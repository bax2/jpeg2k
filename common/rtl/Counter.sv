==> flow/design.v <==
module Counter #(
    parameter Width = 16,
    parameter RstVal = 0
) (
    input   logic                   clk_i,
    input   logic                   rst_i,
    input   logic                   en_i,
    output  logic   [Width-1:0]     val_o
);
    always_ff @(posedge clk_i) begin
        if (rst_i) begin
            val_o <= RstVal;
        end else if (en_i) begin
            val_o <= val_o + 1;
        end
    end
endmodule
Tool chain data of Counter
Tool output for the design above, in the order of the flow. Line numbers count from 1 in the design file above. Cell names lack the library's common part. Not given: n/a

Design top: Counter. Clock input: clk_i. Library: sky130hd. Timing corner: tt_025C_1v80.

Elaborated design
Source: Yosys, flattened and elaborated, memories not mapped. Widths are those after wreduce; folded enables and synchronous resets count as part of the registers. Registers that Yosys merges into a memory's read port (data or address) are not register bits. Print and check cells do not count. Equal cells are merged and count once.

The figure for register bits after elaboration is 16. The entry for input port bits reads 3.

Under add/sub/neg operators stands 1.

Operators with widths (number): 16-bit by 1-bit adder with 16-bit output (second input constant) (1).

Logic depth
Depth = most cells in a row (Yosys ltp): at word level without a register or memory, in the mapped netlist without a sequential cell, where the memories' decode and read muxes count.

The figure for depth after elaboration is 1. The entry for ABC_AREA reads 0. The entry for mapped depth reads 5.

Netlist
The flow's flattened synthesis, as Yosys stat reports it; memories are mapped. The netlist is that of the ABC_AREA named above (0 if unset); the other value can give another one.

The figure for synthesis area is 757.0 um^2. Sequential area: 320.3 um^2. Under flip-flop cells stands 16. Under mapped cells stands 83.

Cells by type: dfxtp_1 (number 16, area in all 320.307 um^2); nor2_1 (number 16, area in all 60.058 um^2); xnor2_1 (number 6, area in all 52.55 um^2); xor2_1 (number 4, area in all 35.034 um^2); mux2_2 (number 2, area in all 22.522 um^2); nand2_1 (number 6, area in all 22.522 um^2); nand4_4 (number 1, area in all 21.27 um^2); nor4_4 (number 1, area in all 21.27 um^2); nor4_1 (number 3, area in all 18.768 um^2); a21oi_1 (number 3, area in all 15.014 um^2); nand3_1 (number 3, area in all 15.014 um^2); nor3_1 (number 3, area in all 15.014 um^2); nor4b_2 (number 1, area in all 15.014 um^2); ha_1 (number 1, area in all 12.512 um^2); nand4_2 (number 1, area in all 12.512 um^2); clkbuf_1 (number 3, area in all 11.261 um^2); mux2i_1 (number 1, area in all 10.01 um^2); a31o_2 (number 1, area in all 8.758 um^2).

Other cell types: 10; their cells: 11.

Path before layout
Path of least setup slack by OpenSTA after synthesis, without wires, with an ideal clock, recovery checks aside; 20% of the period is set as input and as output delay. Where synthesis merged equal registers, the netlist keeps one of their names.

Path kind: flip-flop to flip-flop. Start: reg val_o[5]. End: reg val_o[14]. Data required time: 2.049 ns. The figure for setup time is 0.121 ns. The figure for stages is 5. The entry for period reads 2.17 ns. The figure for path slack is 0.470 ns. Under data arrival time stands 1.579 ns. The figure for delay of the path is 1.700 ns. Time at the first pin: 0.000 ns. Period reached after synthesis: 1.7 ns.

"delay of the path" = arrival - input delay + setup time. "stages": output pins that drive a net of the path, with the launching flip-flop's if there is one; two outputs of one cell count as two. "period reached after synthesis" is the clock period less the worst setup slack; recovery checks do not enter. This is arithmetic on one report: input and output delays are still those of the set period (20% each). Between the ends stands the longest chain of elaborated cells between them, by number of cells; it is not shown to be the way that was timed. Of several equally long chains one is given. A line is the first line of the expression or statement that the cell stems from. Yosys adds cells for indexed reads and writes and turns some case tables into memories.

Path through: dfxtp_1 > nand4_2 > or2_2 > nor4_1 > mux2_2. For cells in the longest elaborated chain the number is 1. The entry for elaborated cells between the ends (all ways) reads 1. The entry for RTL lines with such cells reads 1. Classes of those cells: add/sub (1).

RTL lines, path after synthesis: start, declared (line 8) `output  logic   [Width-1:0]     val_o`; start, assigned (line 12) `val_o <= RstVal;`; start, assigned (line 14) `val_o <= val_o + 1;`; 16-bit by 1-bit adder with 16-bit output (line 14); end, assigned (line 12); end, assigned (line 14); end, declared (line 8).

Path in the finished layout
Path of least setup slack in the final report of record 1 (OpenROAD, finished layout, wires in). Where an end is a register, its clock arrival counts in the times.

Path kind: flip-flop to output port. Start: reg val_o[2]. End: out val_o[2]. Time at the first pin: 0.29 ns. Data required time: 1.50 ns. The entry for external output delay reads 0.38 ns. The figure for path slack is 0.16 ns. Under data arrival time stands 1.34 ns. The entry for period reads 1.88 ns. The figure for stages is 2.

Path through: dfxtp_1 > clkdlybuf4s50_1. For cells in the longest elaborated chain the number is 0. The entry for elaborated cells between the ends (all ways) reads 0. The entry for RTL lines with such cells reads 0.

RTL lines, path after layout: start, declared (line 8) `output  logic   [Width-1:0]     val_o`; start, assigned (line 12) `val_o <= RstVal;`; start, assigned (line 14) `val_o <= val_o + 1;`; end, declared (line 8).

Settings and measured results of 2 stored flow runs for module Counter (sky130hd), not sorted in any way. The constraints put input and output delay at 20% of the set period each and load the outputs with 0.01 pF. "time of the worst setup path": the worst setup path's part of the clock period (all of it between registers, 20% less for each end at a port) less its slack. A launch clock that arrives late makes it longer, a capture clock that arrives late makes it shorter.

Files of record 1:
==> flow/run.sh <==
#!/bin/bash
# the make line also repeats the synthesis and layout settings of config.mk as NAME=value (left out here)
make -C /OpenROAD-flow-scripts/flow DESIGN_CONFIG=/design/flow/config.mk WORK_HOME=/design/flow/orfs CLKGATE_MAP_FILE= finish
==> flow/config.mk <==
export PLATFORM = sky130hd
export DESIGN_NAME = Counter
export DESIGN_NICKNAME = Counter
export VERILOG_FILES = /design/flow/design.v
export SDC_FILE = /design/flow/constraint.sdc
export NUM_CORES = 4
export LEC_CHECK = 0
export CAP_MARGIN = 20
export CORE_MARGIN = 2
export CORE_UTILIZATION = 40
export SETUP_SLACK_MARGIN = -0.02
export SLEW_MARGIN = 20
==> flow/constraint.sdc <==
create_clock -name core_clock -period 1.88 [get_ports {clk_i}]
set_input_delay 0.3760 -clock core_clock [delete_from_list [all_inputs] [get_ports {clk_i}]]
set_output_delay 0.3760 -clock core_clock [all_outputs]
set_load 0.01 [all_outputs]

Results of record 1. For the lowest setup slack the run shows 0.164 ns. The measured time of the worst setup path is 1.34 ns. Worst setup path type: flip-flop to output port. For the synthesis area the run shows 757.0 um^2. The measured standard-cell area of the final layout is 1,083.5 um^2. The full die area is 2,256.2 um^2.

Files of record 2:
==> flow/run.sh <==
#!/bin/bash
# the make line also repeats the synthesis and layout settings of config.mk as NAME=value (left out here)
make -C /OpenROAD-flow-scripts/flow DESIGN_CONFIG=/design/flow/config.mk WORK_HOME=/design/flow/orfs CLKGATE_MAP_FILE= finish
==> flow/config.mk <==
export PLATFORM = sky130hd
export DESIGN_NAME = Counter
export DESIGN_NICKNAME = Counter
export VERILOG_FILES = /design/flow/design.v
export SDC_FILE = /design/flow/constraint.sdc
export NUM_CORES = 4
export LEC_CHECK = 0
export ABC_AREA = 1
export CAP_MARGIN = 10
export CELL_PAD_IN_SITES_GLOBAL_PLACEMENT = 0
export CORE_MARGIN = 2
export CORE_UTILIZATION = 67
export CTS_CLUSTER_SIZE = 58
export GPL_ROUTABILITY_DRIVEN = 1
export GPL_TIMING_DRIVEN = 1
export MAX_ROUTING_LAYER = met5
export PLACE_DENSITY_LB_ADDON = 0.03
export SLEW_MARGIN = 20
==> flow/constraint.sdc <==
create_clock -name core_clock -period 2.33 [get_ports {clk_i}]
set_input_delay 0.4660 -clock core_clock [delete_from_list [all_inputs] [get_ports {clk_i}]]
set_output_delay 0.4660 -clock core_clock [all_outputs]
set_load 0.01 [all_outputs]

Outcome of record 2: not finished: placement ended with error FLW-0024.
